==> flow/design.v <==
`timescale 1ns / 1ps
module control_FSM(
    input CLK,
    input RESET,
    input STEP_EN,
    input busy,
    input [5:0] opcode,
    input [5:0] R_type_func,  
	 input AEQZ,  
	 output [4:0] STATE_o,
    output [2:0] ALUf,
    output IRce,
    output PCce,
    output Ace,
    output Bce,
    output Cce,
    output MARce,
    output MDRce,
    output [1:0] S1sel,
    output [1:0] S2sel,
    output [1:0] DINTsel,
    output MDRsel,
    output Asel,
    output shift_o,
    output right,
    output add_o,
    output test,
    output MR,
    output MW,
    output GPR_WE,
    output Itype,
    output Jlink,
	 output IN_INIT,
	 output MAC_EN,
	 output MAC_RST,
	 output mul_mac
    );
reg [4:0] next_state ;
wire bt;
parameter INIT = 5'h00;
parameter fetch = 5'h01;
parameter decode = 5'h02;
parameter halt = 5'h1f;
parameter ALU = 5'h03;
parameter shift_next_state = 5'h04;
parameter WBR = 5'h05;
parameter ALUI= 5'h06;
parameter testI = 5'h07;
parameter WBI = 5'h08;
parameter addessCMP = 5'h09;
parameter load = 5'h0a;
parameter copyMDR2C = 5'h0b;
parameter copyGPR2MDR = 5'h0c;
parameter store = 5'h0d;
parameter JR = 5'h0e;
parameter savePC = 5'h0f;
parameter JALR = 5'h10;
parameter branch = 5'h11;
parameter Btaken = 5'h12;
parameter mul = 5'h13;
parameter macFirst = 5'h14;
parameter mac = 5'h15;
parameter R_inst_opcode = 6'b000000;
parameter slli = 3'b000;
parameter srli = 3'b010;
parameter add_func= 3'b011;
parameter sub = 3'b010;
parameter and_logic = 3'b110;
parameter or_logic = 3'b101;
parameter xor_logic = 3'b100;
parameter D1 = 3'b110;  
parameter D5 = 3'b001;
parameter D6 = 3'b011;
parameter D7 = 2'b10;  
parameter D8 = 6'b010110;
parameter D9 = 6'b010111; 
parameter D12 = 5'b00010;
parameter lw = 4'b0011;
parameter sw = 4'b1011;
parameter addi =6'b001011;
always @(posedge CLK)
begin
    if (RESET) 
        next_state = INIT;
	 else
	     case(next_state) 
        INIT:
        if(STEP_EN)
            next_state = fetch;
        else
            next_state = INIT;
        fetch:
            if (~busy)
                next_state = decode;
            else
                next_state = fetch;
        decode:
            if (opcode == R_inst_opcode)  
                if(R_type_func[5]==1) next_state = ALU;
                else if (R_type_func[3] == 0 & R_type_func[4] == 0 & R_type_func[5] == 0) next_state = shift_next_state;
					 else if (R_type_func[3] == 1 & R_type_func[0] == 1 & R_type_func[1] == 0 & R_type_func[2] == 0) next_state = mul;
                else if (R_type_func[3] == 1 & R_type_func[0] == 0 & R_type_func[1] == 1 & R_type_func[2] == 1) next_state = macFirst;
					 else if (R_type_func[3] == 1 & R_type_func[0] == 0 & R_type_func[1] == 0 & R_type_func[2] == 1) next_state = mac;
					 else next_state = halt;  
            else  
                if(opcode[5:3] == D1)  
                    next_state = (STEP_EN) ? fetch : INIT;
                else if(opcode == addi) next_state = ALUI;
                else if(opcode[5:3] == D6) next_state = testI;
                else if (opcode[5:4]== D7) next_state = addessCMP; 
                else if (opcode == D8) next_state = JR;
                else if (opcode == D9) next_state = savePC;
                else if (opcode[5:1] == D12) next_state = branch;
                else next_state = halt; 
        ALU, shift_next_state, mul, macFirst, mac: 
            next_state = WBR;
        ALUI, testI, copyMDR2C: 
            next_state = WBI;
        WBI, WBR, JR, JALR, Btaken: 
            next_state = (STEP_EN) ? fetch : INIT;
        addessCMP: 
            next_state = (opcode[3]) ? copyGPR2MDR : load;
        copyGPR2MDR: 
            next_state = store;
        store:
            if (~busy) next_state = INIT;
            else next_state = store;
        load:
            if (~busy) next_state = copyMDR2C;
            else next_state = load;
        savePC:
            next_state = JALR;
        branch:
            if (bt) next_state = Btaken;  
            else next_state = (STEP_EN) ? fetch : INIT;  
        halt:
            next_state = halt;
        default:
            next_state = INIT;
        endcase
    end
assign IN_INIT = ((next_state == INIT)||(next_state == halt)) ? 1 : 0;
assign STATE_o = next_state;
assign ALUf = ((opcode[5:3] == 3'b001)||(opcode[5:3] == 3'b011)) ? opcode[2:0] : (opcode == R_inst_opcode)&(R_type_func[5:3] == 3'b100) ? R_type_func[2:0] : 3'b000;
assign IRce = (next_state == fetch) ? 1:0;
assign PCce = (next_state == decode)|(next_state == Btaken)|(next_state == JR)|(next_state == JALR) ? 1:0;
assign Ace = (next_state == decode) ? 1:0;
assign Bce = Ace;
assign Cce = (next_state == ALU)|(next_state == testI)|(next_state == ALUI)|(next_state == shift_next_state)|(next_state == copyMDR2C)|(next_state == savePC)|(next_state == mul)|(next_state == macFirst)|(next_state == mac) ? 1:0;
assign MARce = (next_state == addessCMP) ? 1:0;
assign MDRce = (next_state == load)|(next_state == copyGPR2MDR) ? 1:0;
assign S1sel[1] = (next_state == copyGPR2MDR)|(next_state == copyMDR2C) ? 1:0;
assign S1sel[0] = ((Cce)&(next_state != savePC))|(next_state == addessCMP)|(next_state == JR)|(next_state == JALR) ? 1:0;
assign S2sel = (next_state == decode) ? 2'b11 : ((opcode[5:3] == 3'b010)|(next_state == copyGPR2MDR)|(next_state==copyMDR2C)) ? 2'b10 : ((next_state == addessCMP)||((~GPR_WE)&Itype)||(next_state == Btaken)) ? 2'b01 : 2'b0;
assign DINTsel[1] = (next_state == mul)|(next_state == macFirst)|(next_state == mac) ? 1:0;
assign DINTsel[0] = (shift_o)|(next_state == copyGPR2MDR)|(next_state == copyMDR2C) ? 1:0;
assign MDRsel = (next_state == load) ? 1 : 0;
assign Asel = (next_state == load)|(next_state == store) ? 1 : 0;
assign shift_o = (next_state == shift_next_state) ? 1 : 0;
assign right = (shift_o & R_type_func[1]);
assign add_o = (next_state ==decode)|(next_state == ALUI)|(next_state == addessCMP)|(next_state == Btaken)| (next_state ==JR)|(next_state == savePC)|(next_state == JALR) ? 1 : 0;
assign test = (next_state == testI) ? 1 : 0;
assign MR = (next_state == fetch)|(next_state == load) ? 1 : 0;
assign MW = (next_state == store) ? 1 : 0;
assign GPR_WE = (next_state ==WBI)|(next_state == WBR)|(next_state == JALR) ? 1 : 0;
assign Itype = (next_state == ALUI)|(next_state == testI)|(next_state == WBI) ? 1 : 0;
assign Jlink = (next_state == JALR) ? 1 : 0;
assign bt = (AEQZ ^ opcode[0]);
assign MAC_EN = (next_state == macFirst) | (next_state == mac) ? 1:0;
assign MAC_RST = (next_state == macFirst) ? 1:0;
assign mul_mac = (next_state == mul) ? 1:0;
endmodule
==> Tool chain data of control_FSM <==
What the tools print for control_FSM, step after step.
Line numbers count from 1 in the design file above.
Operators: Yosys type, input widths -> output width; for muxes data width and select width s.
Library cell names are shortened.
{ "setup": {"top_module": "control_FSM", "clock": "CLK", "lib": "sky130hd", "pvt_corner": "tt_025C_1v80"} }

==> After elaboration <==
Counts by Yosys on the flattened word-level netlist (proc, flatten, opt, wreduce; memories kept). Register bits leave out memories and registers merged into their read ports (data or address); mux counts leave out enables and synchronous resets folded into registers. Print and check cells are left out. Cells with the same type and inputs are merged into one.
{ "word_totals": {"in_bits": 17, "register_bits": 5, "word_cells": 149} }
{ "classes": {"n_mux": 49, "eq_ne": 33, "n_reduce_logical": 9, "n_logic": 57} }
{ "op_table": {"columns": ["operator", "n"], "rows": [
  ["$pmux 5 s12", 1],
  ["$mux 5", 10],
  ["$eq 5x4->1 const B", 8],
  ["$or 1x1->1", 35],
  ["$eq 5x5->1 const B", 7],
  ["$mux 1", 27],
  ["$eq 5x3->1 const B", 4],
  ["$mux 4", 5],
  ["$eq 5x2->1 const B", 3],
  ["$and 1x1->1", 14],
  ["$eq 6x5->1 const B", 2],
  ["$mux 3", 3],
  ["$not 1->1", 7],
  ["$eq 3x2->1 const B", 2],
  ["$eq 3x3->1 const B", 2],
  ["$eq 6x4->1 const B", 1],
  ["$logic_not 6->1", 1],
  ["$reduce_or 6->1", 1],
  ["$mux 2", 3],
  ["$eq 5x1->1 const B", 1],
  ["$ne 5x4->1 const B", 1],
  ["$logic_not 5->1", 1],
  ["$reduce_or 5->1", 1],
  ["$logic_or 1x1->1", 4],
  ["$eq 3x1->1 const B", 1],
  ["$reduce_or 3->1", 1],
  ["$eq 2x2->1 const B", 1],
  ["$xor 1x1->1", 1]
]} }

==> Logic depth <==
Yosys ltp: most cells in a row. Word level: on the elaborated netlist, between registers, memories and ports. Mapped: between sequential cells and ports; inverters and the memories' decode and read muxes count.
{ "logic_depth": {"depth_word": 15, "ABC_AREA": 0, "mapped_depth": 7, "mapped_depth_nobuf": 6} }

==> Netlist <==
The flow's flattened synthesis, as Yosys stat reports it; memories are mapped. The netlist is that of the ABC_AREA named above (0 if unset); the other value can give another one.
{ "by_type": {"columns": ["cell_type", "n"], "rows": [
  ["nor2_1", 30],
  ["dfxtp_1", 5],
  ["a21oi_1", 14],
  ["nand2_1", 17],
  ["buf_2", 12],
  ["o21ai_0", 12],
  ["nor2b_1", 8],
  ["nor3_1", 9],
  ["a22o_1", 5],
  ["nand2b_1", 6],
  ["a31oi_1", 5],
  ["a311oi_1", 3],
  ["inv_1", 7],
  ["nand3_1", 5],
  ["o22ai_1", 4],
  ["nor4_4", 1],
  ["o221ai_1", 2],
  ["xnor2_1", 2]
]} }
Not listed: further types 33, cells in them 39.
{ "mapped": {"synth_area_um2": 1131.1, "buf_cells": 17, "mapped_cells": 186, "seq_area_um2": 100.1, "ff_cells": 5} }

==> Worst setup path after synthesis <==
Source: OpenSTA report_checks on the synthesized netlist (no wires, ideal clock, input and output delay 20% of the period each), path of least setup slack; recovery checks are left aside. Register names are those of the netlist, which keeps one name where synthesis merged equal registers.
{ "synth_path": {"kind": "reg2out", "start": "register next_state[3]", "end": "output right", "stages": 5, "t_first_pin_ns": 0.000, "output_delay_ns": 0.452, "path_delay_ns": 1.413, "path_slack_ns": 0.395, "arrival_ns": 1.413, "tclk_ns": 2.26, "synth_period_reached_ns": 1.865} }
"path_delay_ns" = arrival - input delay + setup time.
At an output port there is no setup time.
"stages" counts driving pins, that of a launching flip-flop among them; a cell with two outputs on the path counts twice.
"synth_period_reached_ns" is the clock period less the worst setup slack; recovery checks do not enter. This is arithmetic on one report: input and output delays are still those of the set period (20% each).
The rows between start and end are the longest chain of elaborated cells between them; the timing report does not say that the signal goes this way. Where chains are equally long, one stands for them.
A line is the first line of the expression or statement that the cell stems from. Yosys adds cells for indexed reads and writes and turns some case tables into memories.
A register here has more assigning lines than the two given.
{ "synth_between": {"path_cell_list": "dfxtp_1 buf_2 or2_2 nor3_1 and2_1", "elab_chain_cells": 3, "cone_cells": 3} }
{ "synth_rtl": {"columns": ["item", "line_no", "source"], "rows": [
  ["start, declared", 38, "reg [4:0] next_state ;"],
  ["start, assigned", 89, "next_state = fetch;"],
  ["start, assigned", 94, "next_state = decode;"],
  ["$eq 5x3->1", 159, "assign shift_o = (next_state == shift_next_state) ? 1 : 0;"],
  ["$mux 1", 159, null],
  ["$and 1x1->1", 160, "assign right = (shift_o & R_type_func[1]);"],
  ["end, declared", 25, "output right,"]
]} }
Some nets on the timed path still bear RTL names; the line given drives or declares the net.
{ "synth_named_nets": {"columns": ["signal", "line_no"], "rows": [
  ["shift_o", 159]
]} }

Top module control_FSM; platform sky130hd; tools Yosys and OpenROAD; 2 stored runs in no particular order. Input and output delays are each 20% of the period that was set; the output load is 0.01 pF.

settings of flow run 1
{
  "period_ns": 2.15,
  "CORE_UTILIZATION": 56,
  "CAP_MARGIN": 20,
  "CORE_MARGIN": 2,
  "SLEW_MARGIN": 20
}
report of flow run 1: did not finish, place, DPL-0038

settings of flow run 2
{
  "period_ns": 2.73,
  "CORE_UTILIZATION": 61,
  "PLACE_DENSITY": 0.95,
  "CORE_ASPECT_RATIO": 1.62,
  "CORE_MARGIN": 3,
  "CELL_PAD_IN_SITES_DETAIL_PLACEMENT": 0,
  "TNS_END_PERCENT": 55,
  "ABC_AREA": 1,
  "CAP_MARGIN": 10,
  "MIN_ROUTING_LAYER": "met1",
  "MAX_ROUTING_LAYER": "met4",
  "SLEW_MARGIN": 20
}
report of flow run 2: did not finish, place, GPL-0301
